==> flow/design.v <==
`timescale 1ns / 1ps
module blk_crc_lfsr #(parameter TBS = 16)
    (
        output  logic  [TBS+24-1:0] o_data_crc,
        output logic                o_valid_crc,
        input  logic                i_data_crc,
        input  logic                i_clk_crc,
        input  logic                i_rst_crc
    );
    logic [23:0] t;
    logic t_data_out;
    logic t_i_data_crc;
    logic [$clog2(TBS+25)-1:0] count;
    logic t_q0, t_q1, t_q2, t_q3,
          t_q4, t_q5, t_q6, t_q7, 
          t_q8, t_q9, t_q10, t_q11,
          t_q12, t_q13, t_q14, t_q15,
          t_q16, t_q17, t_q18, t_q19,
          t_q20, t_q21, t_q22, t_q23,t_q24;
    blk_dff dff23(.q(t_q23),.d(t_q22^t_q23),.clk(i_clk_crc), .rst_n(i_rst_crc),.enable(1'b1));
    blk_dff dff22(.q(t_q22),.d(t_q21),.clk(i_clk_crc),       .rst_n(i_rst_crc),.enable(1'b1));
    blk_dff dff21(.q(t_q21),.d(t_q20),.clk(i_clk_crc),       .rst_n(i_rst_crc),.enable(1'b1));
    blk_dff dff20(.q(t_q20),.d(t_q19),.clk(i_clk_crc),       .rst_n(i_rst_crc),.enable(1'b1));
    blk_dff dff19(.q(t_q19),.d(t_q18),.clk(i_clk_crc),       .rst_n(i_rst_crc),.enable(1'b1));
    blk_dff dff18(.q(t_q18),.d(t_q17^t_q23),.clk(i_clk_crc), .rst_n(i_rst_crc),.enable(1'b1));
    blk_dff dff17(.q(t_q17),.d(t_q16^t_q23),.clk(i_clk_crc), .rst_n(i_rst_crc),.enable(1'b1));
    blk_dff dff16(.q(t_q16),.d(t_q15),.clk(i_clk_crc),       .rst_n(i_rst_crc),.enable(1'b1));
    blk_dff dff15(.q(t_q15),.d(t_q14),.clk(i_clk_crc),       .rst_n(i_rst_crc),.enable(1'b1));
    blk_dff dff14(.q(t_q14),.d(t_q13^t_q23),.clk(i_clk_crc), .rst_n(i_rst_crc),.enable(1'b1));
    blk_dff dff13(.q(t_q13),.d(t_q12),.clk(i_clk_crc),       .rst_n(i_rst_crc),.enable(1'b1));
    blk_dff dff12(.q(t_q12),.d(t_q11),.clk(i_clk_crc),       .rst_n(i_rst_crc),.enable(1'b1));
    blk_dff dff11(.q(t_q11),.d(t_q10^t_q23),.clk(i_clk_crc), .rst_n(i_rst_crc),.enable(1'b1));
    blk_dff dff10(.q(t_q10),.d(t_q9^t_q23),.clk(i_clk_crc),  .rst_n(i_rst_crc),.enable(1'b1));
    blk_dff dff9(.q(t_q9),.d(t_q8),.clk(i_clk_crc),          .rst_n(i_rst_crc),.enable(1'b1));
    blk_dff dff8(.q(t_q8),.d(t_q7),.clk(i_clk_crc),          .rst_n(i_rst_crc),.enable(1'b1));
    blk_dff dff7(.q(t_q7),.d(t_q6^t_q23),.clk(i_clk_crc),    .rst_n(i_rst_crc),.enable(1'b1));
    blk_dff dff6(.q(t_q6),.d(t_q5^t_q23),.clk(i_clk_crc),    .rst_n(i_rst_crc),.enable(1'b1));
    blk_dff dff5(.q(t_q5),.d(t_q4^t_q23),.clk(i_clk_crc),    .rst_n(i_rst_crc),.enable(1'b1));
    blk_dff dff4(.q(t_q4),.d(t_q3^t_q23),.clk(i_clk_crc),    .rst_n(i_rst_crc),.enable(1'b1));
    blk_dff dff3(.q(t_q3),.d(t_q2^t_q23),.clk(i_clk_crc),    .rst_n(i_rst_crc),.enable(1'b1));
    blk_dff dff2(.q(t_q2),.d(t_q1),.clk(i_clk_crc),          .rst_n(i_rst_crc),.enable(1'b1));
    blk_dff dff1(.q(t_q1),.d(t_q0^t_q23),.clk(i_clk_crc),    .rst_n(i_rst_crc),.enable(1'b1));
    blk_dff dff0(.q(t_q0),.d(i_data_crc^t_q23),.clk(i_clk_crc),.rst_n(i_rst_crc),.enable(1'b1));
assign t = {t_q23,t_q22,t_q21,t_q20,t_q19,t_q18,t_q17,t_q16,t_q15,t_q14,t_q13,t_q12,t_q11,t_q10,t_q9,t_q8,t_q7,t_q6,t_q5,t_q4,t_q3,t_q2,t_q1,t_q0};
  always_ff @(posedge i_clk_crc, negedge i_rst_crc )
    begin
        if (~i_rst_crc)
        begin
            count <= 0;
            o_data_crc <= 0;
            o_valid_crc <= 0;
        end
        else
        begin
            if (count<=TBS-1) 
            begin
               o_data_crc[TBS+24-1-count] <= i_data_crc;
                o_valid_crc <= 0;
            end 
            else if (count == TBS+24) 
            begin
                o_data_crc[23:0] <= t;
                o_valid_crc <= 1;
            end
            else if (count == TBS+25)
            begin
                o_valid_crc <= 1;
            end
            else
            begin
                o_valid_crc <= 0;
            end
            if(count <= TBS+26)
            begin
                count <= count + 1;
            end
        end
    end
endmodule
`timescale 1ns / 1ps
module blk_dff #(parameter WIDTH = 1)
    (
        output logic [WIDTH-1:0] q,
        input logic  [WIDTH-1:0] d,
        input logic             enable,
                                clk,
                                rst_n
    );
    always_ff @(posedge clk, negedge rst_n)
    begin
        if (~rst_n)
        begin
            q<=0;
        end
        else if(enable)
        begin
            q<=d;
        end
    end
endmodule
Reports on blk_crc_lfsr:

Tool output for the design above, in the order of the flow.
Lines are those of the file above, counted from 1.
A cell with n/a has no value.

* top: blk_crc_lfsr
* clock input: i_clk_crc
* standard-cell library: sky130hd
* timing corner: tt_025C_1v80

Word level:

Yosys after proc, flatten, opt, wreduce and memory -nomap, before mapping. Memory bits, and registers merged into a memory's read port (data or address), are not among the register bits. Print and check cells are not counted. Equal cells are merged and count once.

* input bits: 3
* register bits after elaboration: 71
* output and inout bits: 41
* cells after elaboration: 59

* reductions and logical operators: 1
* bitwise gates (word level): 16
* shift-type cells: 2
* muxes and demuxes: 5
* add/sub/neg operators: 3
* equality and inequality tests: 2
* order comparisons: 2

Operator list (number)
* 24-bit two-way mux: 2
* 1-bit by 33-bit variable shift with 40-bit output: 1
* 1-bit by 33-bit variable shift with 40-bit output with constant A: 1
* 40-bit AND: 1
* 40-bit OR: 1
* 40-bit inverter: 1
* 32-bit negation with 33-bit output: 1
* 1-bit XOR: 13
* 6-bit equality test with constant B: 2
* 6-bit by 6-bit subtractor with 7-bit output with constant A: 1
* 6-bit by 1-bit adder with 6-bit output with constant B: 1
* 6-bit by 4-bit <= comparator with 1-bit output with constant B: 1
* 6-bit <= comparator with constant B: 1
* 1-bit two-way mux: 3
* 2-bit nonzero test: 1

Depth:

Yosys ltp: most cells in a row. Word level: on the elaborated netlist, between registers, memories and ports. Mapped: between sequential cells and ports; inverters and the memories' decode and read muxes count.

* depth after elaboration: 7
* ABC_AREA: 0
* mapped depth: 14
* gate-level depth less buffers: 12

Synthesis result:

Yosys stat after the flow's synthesis: flattened, memories mapped to cells. It holds for the ABC_AREA given above (unset counts as 0); a run with the other value may have another netlist.

* flip-flop cells: 71
* mapped cells: 366
* buffer cells: 24
* area of sequential cells: 1776.7 µm²
* mapped area: 3871.2 µm²

Cell types
* sky130_fd_sc_hd__dfrtp_1: number 71, total area 1.78E+03 µm²
* sky130_fd_sc_hd__ha_1: number 16, total area 200.192 µm²
* sky130_fd_sc_hd__mux2_2: number 15, total area 168.912 µm²
* sky130_fd_sc_hd__xor2_1: number 15, total area 131.376 µm²
* sky130_fd_sc_hd__nor2_1: number 33, total area 123.869 µm²
* sky130_fd_sc_hd__a311oi_1: number 14, total area 122.618 µm²
* sky130_fd_sc_hd__nand3_1: number 24, total area 120.115 µm²
* sky130_fd_sc_hd__xnor2_1: number 10, total area 87.584 µm²
* sky130_fd_sc_hd__nand2_1: number 19, total area 71.318 µm²
* sky130_fd_sc_hd__a21oi_1: number 14, total area 70.067 µm²
* sky130_fd_sc_hd__a211oi_1: number 9, total area 67.565 µm²
* sky130_fd_sc_hd__a2111oi_4: number 2, total area 55.053 µm²
* sky130_fd_sc_hd__clkbuf_1: number 14, total area 52.55 µm²
* sky130_fd_sc_hd__and3_1: number 8, total area 50.048 µm²
* sky130_fd_sc_hd__nor3_1: number 9, total area 45.043 µm²
* sky130_fd_sc_hd__o31a_1: number 5, total area 43.792 µm²
* sky130_fd_sc_hd__nand4_1: number 6, total area 37.536 µm²
* sky130_fd_sc_hd__and4_1: number 4, total area 35.034 µm²

Other cell types: 35; their cells: 78.
The figures by module come from a second, unflattened synthesis with its own total; it is not the netlist above.

* cells (unflattened synthesis): 378
* area (unflattened synthesis): 4150.2 µm²

Each row is one instance without its submodules.

Modules
* blk_crc_lfsr: instances 1, seq. area 1176.1 µm², area 3189.3 µm², cells 330
* blk_dff: instances 24, seq. area 25.0 µm², area 40.0 µm², cells 2

Worst setup path after synthesis:

OpenSTA on the mapped netlist: ideal clock, no wires. The path of least setup slack (recovery checks aside). Input and output delay are each 20% of the period. Register names are those of the netlist, which keeps one name where synthesis merged equal registers.

* path kind: register to register
* start point: register count[4]
* end point: register o_data_crc[24]
* library setup time: 0.125 ns
* required time: 7.175 ns
* slack: 3.727 ns
* launch time at the first pin: 0.000 ns
* clock period: 7.3 ns
* driving pins on the path: 14
* path delay: 3.573 ns
* arrival time: 3.448 ns
* buffers on the path: 2
* synthesis period reached: 3.573 ns

"path delay" is the arrival time less input delay plus setup time.
"driving pins on the path" counts driving pins, that of a launching flip-flop among them; a cell with two outputs on the path counts twice.
"synthesis period reached" = period - worst setup slack (recovery checks aside). The figure is calculated, with input and output delays left at 20% of the set period.
Between the ends stands the longest chain of elaborated cells between them, by number of cells; it is not shown to be the way that was timed. Of several equally long chains one is given.
A line is the first line of the expression or statement that the cell stems from. Yosys adds cells for indexed reads and writes and turns some case tables into memories.
Lines with a computed index may be missing from the assigning lines.

* cells stage by stage: sky130_fd_sc_hd__dfrtp_1 sky130_fd_sc_hd__clkbuf_1 sky130_fd_sc_hd__inv_1 sky130_fd_sc_hd__ha_1 sky130_fd_sc_hd__xnor2_2 sky130_fd_sc_hd__nand3_1 sky130_fd_sc_hd__inv_1 sky130_fd_sc_hd__ha_1 sky130_fd_sc_hd__nor4b_1 sky130_fd_sc_hd__o2111ai_2 sky130_fd_sc_hd__a2111oi_4 sky130_fd_sc_hd__buf_6 sky130_fd_sc_hd__nand2_1 sky130_fd_sc_hd__mux2_4
* length of the longest elaborated chain: 6

Ends and longest elaborated chain, post-synthesis
* start, declared: RTL line 13 `logic [$clog2(TBS+25)-1:0] count;`
* start, assigned: RTL line 49 `count <= 0;`
* start, assigned: RTL line 75 `count <= count + 1;`
* 6-bit by 6-bit subtractor with 7-bit output: RTL line 57 `o_data_crc[TBS+24-1-count] <= i_data_crc;`
* 32-bit negation with 33-bit output: RTL line 57
* 1-bit by 33-bit variable shift with 40-bit output: RTL line 57
* 40-bit inverter: RTL line 57
* 40-bit AND: RTL line 57
* 40-bit OR: RTL line 57
* end, assigned: RTL line 50 `o_data_crc <= 0;`
* end, declared: RTL line 4 `output  logic  [TBS+24-1:0] o_data_crc,`

Path in the finished layout:

Path of least setup slack in the final report of run 1 (OpenROAD, finished layout, wires in). Where an end is a register, its clock arrival counts in the times.

* path kind: register to register
* start point: register count[4]
* end point: register o_data_crc[30]
* library setup time: 0.11 ns
* driving pins on the path: 11
* required time: 4.48 ns
* slack: 0.49 ns
* arrival time: 3.99 ns
* clock period: 4.25 ns
* launch time at the first pin: 0.35 ns
* buffers on the path: 0

Between the ends stands the longest chain of elaborated cells between them, by number of cells; it is not shown to be the way that was timed. Of several equally long chains one is given.
Lines with a computed index may be missing from the assigning lines.

* cells stage by stage: sky130_fd_sc_hd__dfrtp_1 sky130_fd_sc_hd__inv_1 sky130_fd_sc_hd__ha_1 sky130_fd_sc_hd__o21ai_0 sky130_fd_sc_hd__nand2_1 sky130_fd_sc_hd__ha_1 sky130_fd_sc_hd__nor4b_1 sky130_fd_sc_hd__o2111ai_2 sky130_fd_sc_hd__a2111oi_4 sky130_fd_sc_hd__nand3_1 sky130_fd_sc_hd__mux2_2
* length of the longest elaborated chain: 6

Ends and longest elaborated chain, post-layout
* start, declared: RTL line 13 `logic [$clog2(TBS+25)-1:0] count;`
* start, assigned: RTL line 49 `count <= 0;`
* start, assigned: RTL line 75 `count <= count + 1;`
* 6-bit by 6-bit subtractor with 7-bit output: RTL line 57 `o_data_crc[TBS+24-1-count] <= i_data_crc;`
* 32-bit negation with 33-bit output: RTL line 57
* 1-bit by 33-bit variable shift with 40-bit output: RTL line 57
* 40-bit inverter: RTL line 57
* 40-bit AND: RTL line 57
* 40-bit OR: RTL line 57
* end, assigned: RTL line 50 `o_data_crc <= 0;`
* end, declared: RTL line 4 `output  logic  [TBS+24-1:0] o_data_crc,`

Ticket comment

Flow measurements of blk_crc_lfsr on sky130hd: 2 stored runs with different settings, listed in no order. Input and output delays are each 20% of the period that was set; the output load is 0.01 pF.
"reached clock period" is the run's clock period less its worst setup slack. It is reckoned from that one timing run; input and output delays stay at 20% of the period that was set.
"critical setup path time" is the time allowed to the run's worst setup path (the clock period less input and output delay, where it has them) less its slack. Clock arrival times count: a late capture clock shortens it, a late launch clock lengthens it.
"total power after layout" rests on the timing tool's default activity at the inputs, not on a simulated workload.

### Run 1

Settings: `period_ns=4.25`, `CORE_UTILIZATION=16`, `PLACE_DENSITY_LB_ADDON=0.02`, `CORE_MARGIN=2`, `TNS_END_PERCENT=75`, `GPL_TIMING_DRIVEN=1`, `CTS_CLUSTER_DIAMETER=30`, `CAP_MARGIN=20`, `MIN_ROUTING_LAYER=met2`, `SLEW_MARGIN=20`

- Sum of negative setup slack: 0.000 ns
- Reached clock period: 3.764 ns
- Mapped cell area after synthesis: 3871.2 µm²
- Total power after layout: 2476 uW
- Smallest hold slack: 0.378 ns
- Standard-cell area after routing: 5024.8 µm²
- Post-route utilization: 0.213
- Critical setup path time: 3.76 ns
- Critical path type: register to register
- Die footprint: 25454.6 µm²
- Worst setup slack after layout: 0.486 ns

### Run 2

Settings: `period_ns=3.01`, `CORE_UTILIZATION=71`, `SETUP_SLACK_MARGIN=0.78`, `PLACE_DENSITY_LB_ADDON=0.26`, `CORE_MARGIN=10`, `CELL_PAD_IN_SITES_GLOBAL_PLACEMENT=1`, `TNS_END_PERCENT=75`, `ABC_AREA=1`, `GPL_TIMING_DRIVEN=1`, `GPL_ROUTABILITY_DRIVEN=1`, `CAP_MARGIN=20`, `SLEW_MARGIN=20`

Unfinished; error FLW-0024 in placement.
